==> flow/design.v <==
module sm_ahb_master
(
    input             clk,
    input             rst_n,
    input      [31:0] a,         
    input             we,        
    input      [31:0] wd,        
    input             valid,     
    output            ready,     
    output     [31:0] rd,        
    output            HCLK,
    output            HRESETn,
    output            HWRITE,
    output     [ 1:0] HTRANS,
    output     [31:0] HADDR,
    input      [31:0] HRDATA,
    output     [31:0] HWDATA,
    input             HREADY,
    input             HRESP          
);
    assign HCLK     = clk;
    assign HRESETn  = rst_n;
    assign HWRITE   = we;
    assign HTRANS   = valid ? 2'b10 : 2'b00;  
    assign HADDR    = a;
    wire ahbReady = HREADY & ~HRESP;  
    wire memStart =  valid;
    wire memEnd   = ~valid & ahbReady;
    wire memWait;
    wire memWait_next = memStart ? 1 :
                        memEnd   ? 0 : memWait;
    sm_register_c r_memWait(clk, rst_n, memWait_next, memWait);
    assign ready    = memWait ? ahbReady : 1'b1; 
    assign rd       = HRDATA;
    sm_register_we #(32) r_hwdata (clk, rst_n, valid, wd, HWDATA);
endmodule
module sm_matrix
#(
    parameter SIZE = 64  
)
(
    input             clk,
    input             rst_n,
    input      [31:0] a,         
    input             we,        
    input      [31:0] wd,        
    input             valid,     
    output            ready,     
    output     [31:0] rd,        
    output            HCLK,
    output            HRESETn,
    output            HWRITE,
    output     [ 1:0] HTRANS,
    output     [31:0] HADDR,
    input      [31:0] HRDATA,
    output     [31:0] HWDATA,
    input             HREADY,
    input             HRESP       
);
    wire [ 1:0] sel;       
    wire [ 1:0] sel_r;     
    wire [ 1:0] sel_a;     
    assign sel = valid ? sel_a : 2'b0;
    wire [ 1:0] readyout;  
    wire [31:0] rdata;     
    wire [31:0] rdata0;
    wire [31:0] rdata1;
    sm_ram_outbuf scratchpad_ram
    (
        .clk    ( clk            ),
        .rst_n  ( rst_n          ),
        .a      ( a              ),    
        .we     ( we             ),   
        .wd     ( wd             ),   
        .valid  ( sel        [0] ),
        .ready  ( readyout   [0] ),
        .rd     ( rdata0         )
    );
    sm_ahb_master ahb_master
    (
        .clk      ( clk         ),
        .rst_n    ( rst_n       ),
        .a        ( a           ),        
        .we       ( we          ),       
        .wd       ( wd          ),       
        .valid    ( sel     [1] ),    
        .ready    ( readyout[1] ),    
        .rd       ( rdata1      ),       
        .HCLK     ( HCLK        ),
        .HRESETn  ( HRESETn     ),
        .HWRITE   ( HWRITE      ),
        .HTRANS   ( HTRANS      ),
        .HADDR    ( HADDR       ),
        .HRDATA   ( HRDATA      ),
        .HWDATA   ( HWDATA      ),
        .HREADY   ( HREADY      ),
        .HRESP    ( HRESP       )          
    );
    sm_matrix_decoder decoder ( a, sel_a);
    sm_register_we #(2) r_sel ( clk, rst_n, ready, sel, sel_r );
    sm_response_mux response_mux
    (
        .sel      ( sel_r    ),
        .rdata0   ( rdata0   ),
        .rdata1   ( rdata1   ),
        .readyout ( readyout ),
        .rdata    ( rd       ),
        .ready    ( ready    )
    );
endmodule
module sm_matrix_decoder
(
    input  [ 31:0 ] addr,
    output [  1:0 ] sel
);
    localparam SEL_AHB = 2'b10;
    localparam SEL_SCR = 2'b01;
    assign sel = ( addr [31:29] == 3'b000 ) ? SEL_SCR : SEL_AHB;
endmodule
module sm_response_mux
(
    input      [  1:0 ] sel,
    input      [ 31:0 ] rdata0,
    input      [ 31:0 ] rdata1,
    input      [  1:0 ] readyout,
    output reg [ 31:0 ] rdata,
    output reg          ready
);
    always @ (*)
        casez (sel)
            default : begin rdata = rdata0; ready = readyout[0]; end
            2'b?1   : begin rdata = rdata0; ready = readyout[0]; end
            2'b10   : begin rdata = rdata1; ready = readyout[1]; end           
        endcase
endmodule
module sm_ram
#(
    parameter WIDTH = 6
)
(
    input         clk,
    input  [31:0] a,
    input         we,
    input  [31:0] wd,
    output [31:0] rd
);
    localparam RAM32_WIDTH = WIDTH - 2;
    localparam RAM32_SIZE  = 2**(RAM32_WIDTH);
    wire [WIDTH-1:2] addr = a[WIDTH-1:2];
    reg  [31:0] ram [RAM32_SIZE - 1:0];
    assign rd = ram [addr];
    always @(posedge clk)
        if (we)
            ram[addr] <= wd;
endmodule
module sm_ram_busy
#(
    parameter WIDTH = 6  
)
(
    input             clk,
    input             rst_n,
    input      [31:0] a,         
    input             we,        
    input      [31:0] wd,        
    input             valid,     
    output            ready,     
    output     [31:0] rd         
);
    wire        ibuf_we;
    wire [31:0] ram_a;
    wire [31:0] ram_wd;
    wire        ram_we;
    sm_register_we #(32) r_ram_a  (clk, rst_n, ibuf_we, a,  ram_a );
    sm_register_we #(32) r_ram_wd (clk, rst_n, ibuf_we, wd, ram_wd);
    sm_register_we       r_ram_we (clk, rst_n, ibuf_we, we, ram_we);
    sm_delay #(3) dly 
    (
        .clk   ( clk     ),
        .rst_n ( rst_n   ),
        .valid ( valid   ),
        .ready ( ready   ),
        .start ( ibuf_we )
    );
    wire [31:0] ram_rd;
    sm_ram #(WIDTH) ram
    (
        .clk   ( clk     ),
        .a     ( ram_a   ),
        .we    ( ram_we  ),
        .wd    ( ram_wd  ),
        .rd    ( ram_rd  )
    );
        assign rd = ram_rd;
endmodule
module sm_delay
#(
    parameter DELAY = 2  
)
(
    input       clk,
    input       rst_n,
    input       valid,   
    output      ready,   
    output      start    
);
    localparam EFFECTIVE_DELAY = (DELAY > 255) ? 255 : DELAY;
    wire [7:0] delay;
    wire delay_min = (delay == 0);
    wire delay_max = (delay == EFFECTIVE_DELAY);
    wire [7:0] delay_next = delay_max ? 0 : 
                            delay_min & ~valid ? 0 :
                            delay + 1;
    sm_register_c #(8)  r_delay (clk, rst_n, delay_next, delay);
    assign ready = delay_min;
    assign start = delay_min & valid;
endmodule
module sm_ram_outbuf
#(
    parameter WIDTH = 6  
)
(
    input         clk,
    input         rst_n,
    input  [31:0] a,         
    input         we,        
    input  [31:0] wd,        
    input         valid,     
    output        ready,     
    output [31:0] rd         
);
    wire [31:0] ram_rd;
    sm_ram #(WIDTH) ram
    (
        .clk ( clk    ),
        .a   ( a      ),
        .we  ( we     ),
        .wd  ( wd     ),
        .rd  ( ram_rd )
    );
    assign ready = 1'b1;
    sm_register_we #(32) r_ram_rd (clk, rst_n, valid, ram_rd, rd);
endmodule
module sm_register
#(
    parameter WIDTH = 1
)
(
    input                        clk,
    input      [ WIDTH - 1 : 0 ] d,
    output reg [ WIDTH - 1 : 0 ] q
);
    always @ (posedge clk)
        q <= d;
endmodule
module sm_register_c
#(
    parameter WIDTH = 1
)
(
    input                        clk,
    input                        rst_n,
    input      [ WIDTH - 1 : 0 ] d,
    output reg [ WIDTH - 1 : 0 ] q
);
    localparam RESET = { WIDTH { 1'b0 } };
    always @ (posedge clk or negedge rst_n)
        if(~rst_n)
            q <= RESET;
        else
            q <= d;
endmodule
module sm_register_we
#(
    parameter WIDTH = 1
)
(
    input                        clk,
    input                        rst_n,
    input                        we,
    input      [ WIDTH - 1 : 0 ] d,
    output reg [ WIDTH - 1 : 0 ] q
);
    localparam RESET = { WIDTH { 1'b0 } };
    always @ (posedge clk or negedge rst_n)
        if(~rst_n)
            q <= RESET;
        else
            if(we) q <= d;
endmodule
module sm_register_cs
#(
    parameter WIDTH = 1
)
(
    input                        clk,
    input                        rst_n,
    input                        clr_n,
    input      [ WIDTH - 1 : 0 ] d,
    output     [ WIDTH - 1 : 0 ] q
);
    localparam RESET = { WIDTH { 1'b0 } };
    wire [ WIDTH - 1 : 0 ] dc = ~clr_n ? RESET : d;
    sm_register_c #(WIDTH) r_cs (clk, rst_n, dc, q);
endmodule
module sm_register_wes
#(
    parameter WIDTH = 1
)
(
    input                        clk,
    input                        rst_n,
    input                        clr_n,
    input                        we,
    input      [ WIDTH - 1 : 0 ] d,
    output     [ WIDTH - 1 : 0 ] q
);
    localparam RESET = { WIDTH { 1'b0 } };
    wire [ WIDTH - 1 : 0 ] dc = ~clr_n ? RESET : d;
    sm_register_we #(WIDTH) r_cs (clk, rst_n, we, dc, q);
endmodule
# Step by step through the tools: sm_matrix
# What the tools print for sm_matrix, step after step.
# Line numbers count from 1 in the design file above.
# Operators carry their Yosys type and port widths (W data, S select, Z words).
# Library cell names are shortened.
# A cell with n/a has no value.
[setup]
top_module = "sm_matrix"
clk_port = "clk"
library = "sky130hd"
corner = "tt_025C_1v80"

# Word level
# Source: Yosys, flattened and elaborated, memories not mapped. Widths are those after wreduce. Registers that Yosys merges into a memory's read port (data or address) are not register bits. Print and check cells do not count. Equal cells are merged and count once.
# Memory sizes are those after Yosys's memory passes, which may raise the word count (mostly to a power of two), join words into wider ones and drop unused or constant bits.
[bits]
reg_bits = 35
latch_bits = 0
ramBits = 512
rom_bits = 0
clocked_rd_ports_x_width = 32
n_memories = 1
in_bits = 102
out_inout_bits = 102
word_cells = 23
[memory_table]
columns = ["memory", "words", "word_bits", "read_ports", "wr", "line", "rtl"]
rows = [
  ["scratchpad_ram.ram.ram", 16, 32, 1, 1, 150, "reg  [31:0] ram [RAM32_SIZE - 1:0];"],
]
[classes]
addsub = 0
n_mul = 0
div = 0
compare = 0
eq_ne = 1
n_shift = 0
mux = 11
n_logic = 4
reduce_and_logical = 3
[op_table]
columns = ["op", "count"]
rows = [
  ["$mux W32", 2],
  ["$mux W2", 3],
  ["$mux W1", 5],
  ["$mux W4", 1],
  ["$logic_not A3 Y1", 1],
  ["$and A1 B1 Y1", 2],
  ["$not A1 Y1", 2],
  ["$eq A2 B2 Y1 const B", 1],
  ["$reduce_bool A2 Y1", 1],
  ["$logic_not A1 Y1", 1],
]

# Depth
# Longest topological path by Yosys (ltp), each cell counted once; first at word level (registers and memories cut), then after technology mapping (sequential cells cut; the memories' decode and read muxes count).
[depth]
ltp_word = 7
abc_area = 0
mapped_depth = 7
mapped_depth_nobuf = 4

# Mapped cells and area
# The flow's flattened synthesis, as Yosys stat reports it; memories are mapped. The netlist is that of the ABC_AREA named above (0 if unset); the other value can give another one.
[types]
columns = ["cell", "count", "type_area_um2"]
rows = [
  ["edfxtp_1", 512, 1.54E+04],
  ["mux2i_1", 172, 1.72E+03],
  ["dfrtp_1", 66, 1.65E+03],
  ["mux4_2", 49, 1.1E+03],
  ["mux2_2", 65, 731.952],
  ["buf_4", 59, 442.925],
  ["a22oi_1", 41, 307.795],
  ["o22ai_1", 36, 225.216],
  ["o211ai_1", 21, 157.651],
  ["nor2_1", 33, 123.869],
  ["nor3_1", 24, 120.115],
  ["buf_2", 23, 115.11],
  ["nand2_1", 30, 112.608],
  ["o221ai_1", 12, 105.101],
  ["a21oi_2", 10, 87.584],
  ["buf_6", 6, 67.565],
  ["clkbuf_1", 15, 56.304],
  ["a21oi_1", 9, 45.043],
]
# Not listed: further types 14, cells in them 27.
[synth_totals]
cell_count = 1210
area_um2 = 22744.3
seq_area_um2 = 17026.3
ff_cells = 578
buf_cells = 106
# By module: a second synthesis without flattening, with its own total; a netlist apart from the flattened one above.
[unflattened]
hier_cells = 1066
area_unflattened_um2 = 23161.0
# Rows give one instance, submodules left out.
[modules]
columns = ["mod", "instances", "n_cells", "mod_area_um2", "seq_area_um2"]
rows = [
  ["sm_ram #(WIDTH=6)", 1, 808, 19222.2, 15374.7],
  ["sm_register_we #(WIDTH=32)", 2, 68, 1345.0, 800.8],
  ["sm_response_mux", 1, 38, 569.3, 0.0],
  ["sm_ahb_master", 1, 73, 546.8, 0.0],
  ["sm_register_we #(WIDTH=2)", 1, 4, 72.6, 50.0],
  ["sm_register_c", 1, 1, 25.0, 25.0],
  ["sm_matrix", 1, 2, 12.5, 0.0],
  ["sm_matrix_decoder", 1, 2, 11.3, 0.0],
  ["sm_ram_outbuf", 1, 2, 11.3, 0.0],
]

# sm_matrix through Yosys and OpenROAD on sky130hd: 2 stored runs, unordered, with their settings and measured results. The constraints put input and output delay at 20% of the set period each and load the outputs with 0.01 pF.
# "design_power_w" is the tool's figure for a default switching activity; nothing was simulated.

[[run]]
name = "stored run 1"
[run.settings]
period_ns = 5.62
CORE_UTILIZATION = 64
CORE_ASPECT_RATIO = 0.96
CTS_CLUSTER_DIAMETER = 303
CAP_MARGIN = 30
MIN_ROUTING_LAYER = "met1"
CORE_MARGIN = 2
SLEW_MARGIN = 20
[run.results]
die_footprint_um2 = 37061.7
yosys.chip_area_um2 = 22744.3
setup_tns_ps = 0
timing.setup.ws_ps = 962
design_power_w = 0.009502
layout_utilization_frac = 0.758

[[run]]
name = "stored run 2"
[run.settings]
period_ns = 6.65
CORE_UTILIZATION = 18
SETUP_SLACK_MARGIN = 0.52
PLACE_DENSITY_LB_ADDON = 0.02
HOLD_SLACK_MARGIN = 0.23
TNS_END_PERCENT = 80
ABC_AREA = 0
CAP_MARGIN = 10
SLEW_MARGIN = 40
CORE_MARGIN = 2
[run.results]
die_footprint_um2 = 129215.0
yosys.chip_area_um2 = 22744.3
setup_tns_ps = 0
timing.setup.ws_ps = 1282
design_power_w = 0.009039
layout_utilization_frac = 0.229
